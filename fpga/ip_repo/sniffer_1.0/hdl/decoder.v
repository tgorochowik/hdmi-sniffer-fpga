==> flow/design.v <==
`timescale 1ns / 1ps
module decoder
(
  input  wire clk,
  input  wire [9:0] data_raw,
  input  wire data_ready,
  output reg  c0,
  output reg  c1,
  output reg  vde,
  output reg [7:0] vdout
);
localparam  BLANK_TOKEN = 10'b1101010100;
localparam  HSYNC_TOKEN = 10'b0010101011;
localparam  VSYNC_TOKEN = 10'b0101010100;
localparam VHSYNC_TOKEN = 10'b1010101011;  
wire [7:0] data;
assign data = (data_raw[9]) ? ~data_raw[7:0] : data_raw[7:0];
always @ (posedge clk) begin
  if(data_ready) begin
    case (data_raw)
      BLANK_TOKEN: begin
        c0 <= 1'b0;
        c1 <= 1'b0;
        vde <= 1'b0;
      end
      HSYNC_TOKEN: begin
        c0 <= 1'b1;
        c1 <= 1'b0;
        vde <= 1'b0;
      end
      VSYNC_TOKEN: begin
        c0 <= 1'b0;
        c1 <= 1'b1;
        vde <= 1'b0;
      end
      VHSYNC_TOKEN: begin
        c0 <= 1'b1;
        c1 <= 1'b1;
        vde <= 1'b0;
      end
      default: begin
        vdout[0] <= data[0];
        vdout[1] <= (data_raw[8]) ? (data[1] ^ data[0]) : (data[1] ~^ data[0]);
        vdout[2] <= (data_raw[8]) ? (data[2] ^ data[1]) : (data[2] ~^ data[1]);
        vdout[3] <= (data_raw[8]) ? (data[3] ^ data[2]) : (data[3] ~^ data[2]);
        vdout[4] <= (data_raw[8]) ? (data[4] ^ data[3]) : (data[4] ~^ data[3]);
        vdout[5] <= (data_raw[8]) ? (data[5] ^ data[4]) : (data[5] ~^ data[4]);
        vdout[6] <= (data_raw[8]) ? (data[6] ^ data[5]) : (data[6] ~^ data[5]);
        vdout[7] <= (data_raw[8]) ? (data[7] ^ data[6]) : (data[7] ~^ data[6]);
        vde <= 1'b1;
      end
    endcase
  end else begin
    c0 <= 1'b0;
    c1 <= 1'b0;
    vde <= 1'b0;
    vdout <= 8'b00000000;
  end
end
endmodule
# Step by step through the tools: decoder

Tool output for the design above, in the order of the flow.
Line numbers count from 1 in the design file above.
Not given: n/a

Design top: decoder
Clock port: clk
Cell library: sky130hd
Library corner: tt_025C_1v80

# Word level

Counts by Yosys on the flattened word-level netlist (proc, flatten, opt, wreduce; memories kept). Register bits leave out memories and registers merged into their read ports (data or address). Print and check cells are left out. Cells with the same type and inputs are merged into one.

Register bits: 11
Input port bits: 12

Eq/ne operators: 4
Muxes and demuxes: 11
Bitwise operators: 15
Reductions and logical operators: 7

Operator list:

| operator                                      | number |
| equality test 10 bit with constant B          | 2 |
| equality test 10 x 8 -> 1 bit with constant B | 1 |
| equality test 10 x 9 -> 1 bit with constant B | 1 |
| OR reduction 2 bit                            | 4 |
| inverter 8 bit                                | 1 |
| two-way mux 8 bit                             | 1 |
| two-way mux 1 bit                             | 8 |
| bitwise XNOR 1 bit                            | 7 |
| XOR 1 bit                                     | 7 |
| nonzero test 2 bit                            | 2 |
| OR reduction 4 bit                            | 1 |
| case mux 1 bit (select 2 bit)                 | 2 |

# Logic depth

Depth = most cells in a row (Yosys ltp): at word level without a register or memory, in the mapped netlist without a sequential cell, where the memories' decode and read muxes count.

Depth in word-level cells: 4
ABC_AREA: 0
Mapped depth: 6

# Synthesis result

Yosys stat after the flow's synthesis: flattened, memories mapped to cells. It holds for the ABC_AREA given above (unset counts as 0); a run with the other value may have another netlist.

Cell count: 58
Synthesis area: 599.3 um^2
Mapped flip-flops: 11
Buffers: 4

Cell types:

| cell type                 | number |
| sky130_fd_sc_hd__dfxtp_1  | 11 |
| sky130_fd_sc_hd__xnor2_1  | 12 |
| sky130_fd_sc_hd__a311oi_1 | 8 |
| sky130_fd_sc_hd__a21oi_1  | 10 |
| sky130_fd_sc_hd__nand4b_4 | 1 |
| sky130_fd_sc_hd__buf_6    | 2 |
| sky130_fd_sc_hd__and4bb_4 | 1 |
| sky130_fd_sc_hd__and4bb_1 | 1 |
| sky130_fd_sc_hd__and4bb_2 | 1 |
| sky130_fd_sc_hd__nor3b_2  | 1 |
| sky130_fd_sc_hd__mux2i_1  | 1 |
| sky130_fd_sc_hd__buf_4    | 1 |
| sky130_fd_sc_hd__nand2_1  | 2 |
| sky130_fd_sc_hd__o31ai_1  | 1 |
| sky130_fd_sc_hd__buf_2    | 1 |
| sky130_fd_sc_hd__nand3_1  | 1 |
| sky130_fd_sc_hd__clkinv_1 | 1 |
| sky130_fd_sc_hd__inv_1    | 1 |
| sky130_fd_sc_hd__nor2_1   | 1 |

# Worst setup path after synthesis

OpenSTA on the mapped netlist: ideal clock, no wires. The path of least setup slack (recovery checks aside). Input and output delay are each 20% of the period. Register names are those of the netlist, which keeps one name where synthesis merged equal registers.

Kind: input -> register
Start point: input port data_raw[8]
End point: register c1
Period: 1,560 ps
External input delay: 312 ps
Setup time: 124 ps
Arrival: 1,163 ps
Slack: 273 ps
Delay of the path: 975 ps
Stages: 6
Path buffers: 2
Synthesis period reached: 1,287 ps

"delay of the path" is the arrival time less input delay plus setup time.
"stages" counts driving pins, that of a launching flip-flop among them; a cell with two outputs on the path counts twice.
"synthesis period reached" = period - worst setup slack (recovery checks aside). The figure is calculated, with input and output delays left at 20% of the set period.
Between the ends stands the longest chain of elaborated cells between them, by number of cells; it is not shown to be the way that was timed. Of several equally long chains one is given.
Each line given opens the expression or statement behind the cell; cells for indexed reads and writes are added by Yosys, which also makes memories of some case tables.
A register here has more assigning lines than the two given.

Cells stage by stage: sky130_fd_sc_hd__buf_6 > sky130_fd_sc_hd__and4bb_2 > sky130_fd_sc_hd__nand3_1 > sky130_fd_sc_hd__buf_4 > sky130_fd_sc_hd__o31ai_1 > sky130_fd_sc_hd__a21oi_1
Length of the longest elaborated chain: 3

Ends and longest elaborated chain, after synthesis:

| what                          | line | source |
| from (decl)                   | 5    | `input  wire [9:0] data_raw,` |
| equality test 10 bit          | 20   | `case (data_raw)` |
| OR reduction 2 bit            | n/a  |  |
| case mux 1 bit (select 2 bit) | 20   |  |
| to (assign)                   | 23   | `c1 <= 1'b0;` |
| to (assign)                   | 28   | `c1 <= 1'b0;` |
| to (decl)                     | 8    | `output reg  c1,` |

# Worst path after layout

From the final timing report of flow run 1: the path of least setup slack in the routed layout; clock arrival at registers is part of the times.
The path's times are printed in steps of 10 ps; the period is the one set.

Kind: input -> register
Start point: input port data_raw[2]
End point: register vdout[1]
Period: 1,930 ps
External input delay: 390 ps
Setup time: 110 ps
Arrival: 1,460 ps
Slack: 620 ps
Stages: 6
Path buffers: 2

Between the ends stands the longest chain of elaborated cells between them, by number of cells; it is not shown to be the way that was timed. Of several equally long chains one is given.

Cells stage by stage: sky130_fd_sc_hd__clkdlybuf4s15_2 > sky130_fd_sc_hd__and4bb_1 > sky130_fd_sc_hd__nand3_4 > sky130_fd_sc_hd__clkbuf_4 > sky130_fd_sc_hd__a21oi_1 > sky130_fd_sc_hd__a311oi_1
Length of the longest elaborated chain: 2

Ends and longest elaborated chain, after layout:

| what                 | line | source |
| from (decl)          | 5    | `input  wire [9:0] data_raw,` |
| equality test 10 bit | 20   | `case (data_raw)` |
| OR reduction 4 bit   | n/a  |  |
| to (assign)          | 43   | `vdout[1] <= (data_raw[8]) ? (data[1] ^ data[0]) : (data[1] ~^ data[0]);` |
| to (assign)          | 57   | `vdout <= 8'b00000000;` |
| to (decl)            | 10   | `output reg [7:0] vdout` |

Appendix: measured runs

Settings and measured results of 2 stored flow runs for module decoder (sky130hd), not sorted in any way. The constraints put input and output delay at 20% of the set period each and load the outputs with 0.01 pF.
"reached clock period": clock period set for the run, less the worst setup slack. It is reckoned from that one timing run; input and output delays stay at 20% of the period that was set.
"time used up by the worst setup path" means the part of the period allowed to the worst setup path (the constraints hold back 20% at inputs and 20% at outputs) less its slack; where the path has registers, the arrival times of their clocks count too.
"total power of the final layout" rests on the timing tool's default activity at the inputs, not on a simulated workload.
"time used up by the worst setup path" is known to 10 ps.
Settings: n/a = not set for that run.

| name                                      | flow run 1        | flow run 2        |
| period_ns                                 | 1.93              | 1.13              |
| CORE_UTILIZATION                          | 29                | 22                |
| SETUP_SLACK_MARGIN                        | 0.56              | 0.05              |
| PLACE_DENSITY_LB_ADDON                    | 0.2               | 0.11              |
| CORE_ASPECT_RATIO                         | 1.05              | n/a               |
| CORE_MARGIN                               | 5                 | 2                 |
| CELL_PAD_IN_SITES_GLOBAL_PLACEMENT        | 3                 | n/a               |
| TNS_END_PERCENT                           | 85                | n/a               |
| GPL_TIMING_DRIVEN                         | 0                 | 1                 |
| SLEW_MARGIN                               | 20                | 20                |
| MAX_ROUTING_LAYER                         | met5              | n/a               |
| CAP_MARGIN                                | 20                | 20                |
| GPL_ROUTABILITY_DRIVEN                    | n/a               | 0                 |
| die outline area (um^2)                   | 3,076.0           | 3,157.9           |
| post-synthesis cell area (um^2)           | 599.3             | 599.3             |
| reached clock period (ps)                 | 1,307             | 1,094             |
| total power of the final layout (uW)      | 540.6             | 983.4             |
| smallest hold slack (ps)                  | 439               | 383               |
| setup TNS (ps)                            | 0                 | 0                 |
| time used up by the worst setup path (ps) | 920               | 870               |
| critical path kind                        | input -> register | input -> register |
| utilization after routing (%)             | 48.4              | 43.9              |
| worst setup slack after layout (ps)       | 623               | 36                |
| std-cell area (final layout) (um^2)       | 929.6             | 1,108.6           |
